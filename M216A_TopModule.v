==> flow/design.v <==
`timescale 1ns/1ps
module M216A_TopModule (
    input wire clk,                  
    input wire rst_n,                
    input wire [3:0] in_i,           
    input wire [15:0] in_f,          
    output wire [3:0] out            
);
    wire [15:0] e1;
    wire [11:0] e2;  
    wire [7:0] e3;  
    wire        c1, c2, c3;          
    mash_stage #(
        .WIDTH   (16)
    ) stage1 (
        .clk     (clk),
        .rst_n   (rst_n),
        .in_val  (in_f),
        .e_out   (e1),
        .c_out   (c1)
    );
    mash_stage #(
        .WIDTH   (12)  
    ) stage2 (
        .clk     (clk),
        .rst_n   (rst_n),
        .in_val  (e1[15:4]),
        .e_out   (e2),
        .c_out   (c2)
    );
    mash_stage #(
        .WIDTH   (8)  
    ) stage3 (
        .clk     (clk),
        .rst_n   (rst_n),
        .in_val  (e2[11:4]),
        .e_out   (e3),
        .c_out   (c3)
    );
    wire signed [3:0] out_f;
    noise_shaper ns (
        .clk    (clk),
        .rst_n  (rst_n),
        .c1     (c1),
        .c2     (c2),
        .c3     (c3),
        .out_f  (out_f)
    );
    wire signed [4:0] out_sum_full = $signed({1'b0, in_i}) + $signed(out_f);
    assign out = out_sum_full[3:0];
endmodule
`timescale 1ns/1ps
module mash_stage #(
    parameter WIDTH = 16
)(
    input wire                clk,
    input wire                rst_n,
    input wire [WIDTH-1:0]    in_val,
    output wire [WIDTH-1:0]   e_out,   
    output wire               c_out    
);
    reg [WIDTH-1:0] accumulator;
    wire [WIDTH:0] sum;
    assign sum = {1'b0, accumulator} + {1'b0, in_val};
    assign e_out = accumulator;
    assign c_out = sum[WIDTH];   
    always @(posedge clk or negedge rst_n) begin
        if (!rst_n) begin
            accumulator <= {WIDTH{1'b0}};
        end else begin
            accumulator <= sum[WIDTH-1:0];
        end
    end
endmodule
`timescale 1ns/1ps
module noise_shaper (
    input wire        clk,
    input wire        rst_n,
    input wire        c1,
    input wire        c2,
    input wire        c3,
    output reg signed [3:0] out_f
);
    reg c2_z1;   
    reg c3_z1;   
    reg c3_z2;   
    wire [2:0] sum_pos = {2'b0, c1} + {2'b0, c2_z1} + {2'b0, c3_z2} + {2'b0, c3};   
    wire [1:0] sum_neg = {1'b0, c2} + {c3_z1, 1'b0};   
    always @(posedge clk or negedge rst_n) begin
        if (!rst_n) begin
            c2_z1 <= 1'b0;
            c3_z1 <= 1'b0;
            c3_z2 <= 1'b0;
            out_f <= 4'sd0;
        end else begin
            c2_z1 <= c2;
            c3_z1 <= c3;
            c3_z2 <= c3_z1;
            out_f <= $signed({1'b0, sum_pos}) - $signed({2'b0, sum_neg});
        end
    end
endmodule
## Tool chain data of M216A_TopModule

Tool output for the design above, in the order of the flow.
Lines are those of the file above, counted from 1.
Library cell names are shortened.
A cell with -- has no value.

- Top: M216A_TopModule
- Clock input: clk
- Standard-cell library: sky130hd
- Timing corner: tt_025C_1v80

## Elaborated design

Yosys after proc, flatten, opt, wreduce and memory -nomap, before mapping. Enables and synchronous resets that opt folds into registers are not counted as muxes. Memory bits, and registers merged into a memory's read port (data or address), are not among the register bits. Print and check cells are not counted. Equal cells are merged and count once.

- Flip-flop bits (word level): 43
- Bits of input ports: 22
- Elaborated cells: 16

- Add/sub/neg operators: 9

Operator list:

| cell | number |
|---|---|
| adder 16 x 16 -> 17 bit | 1 |
| adder 12 x 12 -> 13 bit | 1 |
| adder 8 x 8 -> 9 bit | 1 |
| adder 3 x 1 -> 3 bit | 2 |
| subtractor 3 x 2 -> 4 bit | 1 |
| adder 4 bit | 1 |
| adder 1 x 1 -> 2 bit | 1 |
| adder 1 x 2 -> 2 bit | 1 |

## Depth

Yosys ltp: most cells in a row. Word level: on the elaborated netlist, between registers, memories and ports. Mapped: between sequential cells and ports; inverters and the memories' decode and read muxes count.

- Depth in word-level cells: 5
- ABC_AREA: 0
- Gate-level depth with buffers: 14

## Mapped cells and area

The flow's flattened synthesis, as Yosys stat reports it; memories are mapped. The netlist is that of the ABC_AREA named above (0 if unset); the other value can give another one.

- Mapped cells: 284
- Mapped area: 2924.1 um^2
- Sequential part of the area: 1076.0 um^2
- Mapped flip-flops: 43
- Buffer cells: 3

Cell types:

| cell type | number | total area (um^2) |
|---|---|---|
| dfrtp_1 | 43 | 1.08E+03 |
| ha_1 | 42 | 525.504 |
| xnor2_1 | 19 | 166.41 |
| fa_1 | 7 | 140.134 |
| a21oi_1 | 25 | 125.12 |
| nor2_1 | 26 | 97.594 |
| xor2_1 | 10 | 87.584 |
| inv_1 | 18 | 67.565 |
| a21o_1 | 8 | 60.058 |
| a211oi_1 | 7 | 52.55 |
| nand2_1 | 11 | 41.29 |
| o21ai_0 | 8 | 40.038 |
| o211ai_1 | 4 | 30.029 |
| o21a_1 | 4 | 30.029 |
| nand3_1 | 5 | 25.024 |
| nor2b_1 | 4 | 25.024 |
| o21ai_1 | 5 | 25.024 |
| nor4_4 | 1 | 21.27 |

Not listed: further types 25, cells in them 37.
By module: a second synthesis without flattening, with its own total; a netlist apart from the flattened one above.

- Cell total of the unflattened synthesis: 302
- Area total of the unflattened synthesis: 3133.0 um^2

Rows give one instance, submodules left out.

By module:

| module | times used | cells | area (um^2) | sequential area (um^2) |
|---|---|---|---|---|
| mash_stage #(WIDTH=16) | 1 | 126 | 1256.2 | 400.4 |
| mash_stage #(WIDTH=12) | 1 | 94 | 928.4 | 300.3 |
| mash_stage #(WIDTH=8) | 1 | 50 | 524.3 | 200.2 |
| noise_shaper | 1 | 23 | 324.1 | 175.2 |
| M216A_TopModule | 1 | 9 | 100.1 | 0.0 |

## Worst setup path after synthesis

Source: OpenSTA report_checks on the synthesized netlist (no wires, ideal clock, input and output delay 20% of the period each), path of least setup slack; recovery checks are left aside. Register names are those of the netlist, which keeps one name where synthesis merged equal registers.

- Path kind: input -> register
- Start: input in_f[0]
- End: register ns.out_f[2]
- Clock period: 7.2 ns
- Data arrival time: 4.404 ns
- Required time: 7.077 ns
- Path slack: 2.673 ns
- Delay of the path: 3.087 ns
- Stages: 12
- Path buffers: 0
- Period reached after synthesis: 4.527 ns

"delay of the path" is the arrival time less input delay plus setup time.
"stages": output pins that drive a net of the path, with the launching flip-flop's if there is one; two outputs of one cell count as two.
"period reached after synthesis" is the clock period less the worst setup slack; recovery checks do not enter. This is arithmetic on one report: input and output delays are still those of the set period (20% each).
Between the ends stands the longest chain of elaborated cells between them, by number of cells; it is not shown to be the way that was timed. Of several equally long chains one is given.
Each line given opens the expression or statement behind the cell; cells for indexed reads and writes are added by Yosys, which also makes memories of some case tables.

- Cells stage by stage: ha_1 > fa_1 > a21o_4 > a31oi_2 > nor2_1 > a32oi_1 > a21oi_1 > ha_1 > fa_1 > ha_1 > fa_1 > xnor2_1
- Length of the longest elaborated chain: 5

Ends and longest elaborated chain, after synthesis:

| item | RTL line | source |
|---|---|---|
| start, declared | 6 | `input wire [15:0] in_f,` |
| adder 16 x 16 -> 17 bit | 64 | `assign sum = {1'b0, accumulator} + {1'b0, in_val};` |
| adder 1 x 1 -> 2 bit | 87 | `wire [2:0] sum_pos = {2'b0, c1} + {2'b0, c2_z1} + {2'b0, c3_z2} + {2'b0, c3};` |
| adder 3 x 1 -> 3 bit (2 in a row) | 87 |  |
| subtractor 3 x 2 -> 4 bit | 99 | `out_f <= $signed({1'b0, sum_pos}) - $signed({2'b0, sum_neg});` |
| end, assigned | 94 | `out_f <= 4'sd0;` |
| end, assigned | 99 |  |
| end, declared | 82 | `output reg signed [3:0] out_f` |

## Timing after layout

Path of least setup slack in the final report of stored run 1 (OpenROAD, finished layout, wires in). Where an end is a register, its clock arrival counts in the times.

- Path kind: input -> register
- Start: input in_f[0]
- End: register ns.out_f[2]
- Clock period: 4.99 ns
- Data arrival time: 4.65 ns
- Required time: 5.21 ns
- Path slack: 0.56 ns
- Stages: 13
- Path buffers: 1

Between the ends stands the longest chain of elaborated cells between them, by number of cells; it is not shown to be the way that was timed. Of several equally long chains one is given.

- Cells stage by stage: clkdlybuf4s50_1 > ha_1 > fa_1 > a21o_4 > a31oi_2 > nor2_1 > a32oi_1 > a21oi_1 > ha_1 > fa_1 > ha_1 > fa_1 > xnor2_1
- Length of the longest elaborated chain: 5

Ends and longest elaborated chain, post-layout:

| item | RTL line | source |
|---|---|---|
| start, declared | 6 | `input wire [15:0] in_f,` |
| adder 16 x 16 -> 17 bit | 64 | `assign sum = {1'b0, accumulator} + {1'b0, in_val};` |
| adder 1 x 1 -> 2 bit | 87 | `wire [2:0] sum_pos = {2'b0, c1} + {2'b0, c2_z1} + {2'b0, c3_z2} + {2'b0, c3};` |
| adder 3 x 1 -> 3 bit (2 in a row) | 87 |  |
| subtractor 3 x 2 -> 4 bit | 99 | `out_f <= $signed({1'b0, sum_pos}) - $signed({2'b0, sum_neg});` |
| end, assigned | 94 | `out_f <= 4'sd0;` |
| end, assigned | 99 |  |
| end, declared | 82 | `output reg signed [3:0] out_f` |

--- measured runs ---
Top module M216A_TopModule; platform sky130hd; tools Yosys and OpenROAD; 2 stored runs in no particular order. Input and output delays are each 20% of the period that was set; the output load is 0.01 pF.
"clock period reached": clock period set for the run, less the worst setup slack. It is reckoned from that one timing run; input and output delays stay at 20% of the period that was set.
Settings: - = not set for that run.

| item | stored run 1 | stored run 2 |
|---|---|---|
| period_ns | 4.99 | 2.34 |
| CAP_MARGIN | 20 | 20 |
| CORE_MARGIN | 2 | 9 |
| CORE_UTILIZATION | 40 | 59 |
| SLEW_MARGIN | 20 | 20 |
| PLACE_DENSITY_LB_ADDON | - | 0.21 |
| CORE_ASPECT_RATIO | - | 0.61 |
| ABC_AREA | - | 0 |
| GPL_TIMING_DRIVEN | - | 1 |
| MAX_ROUTING_LAYER | - | met5 |
| synthesized cell area (um^2) | 2924.1 | 2924.1 |
| area of the die (um^2) | 8010.2 | 7892.2 |
| standard-cell area of the final layout (um^2) | 3367.0 | 4319.1 |
| clock period reached (ns) | 4.433 | 3.358 |
| worst setup slack after layout (ns) | 0.557 | -1.018 |
| setup total negative slack (ns) | 0.000 | -3.689 |
--- end ---
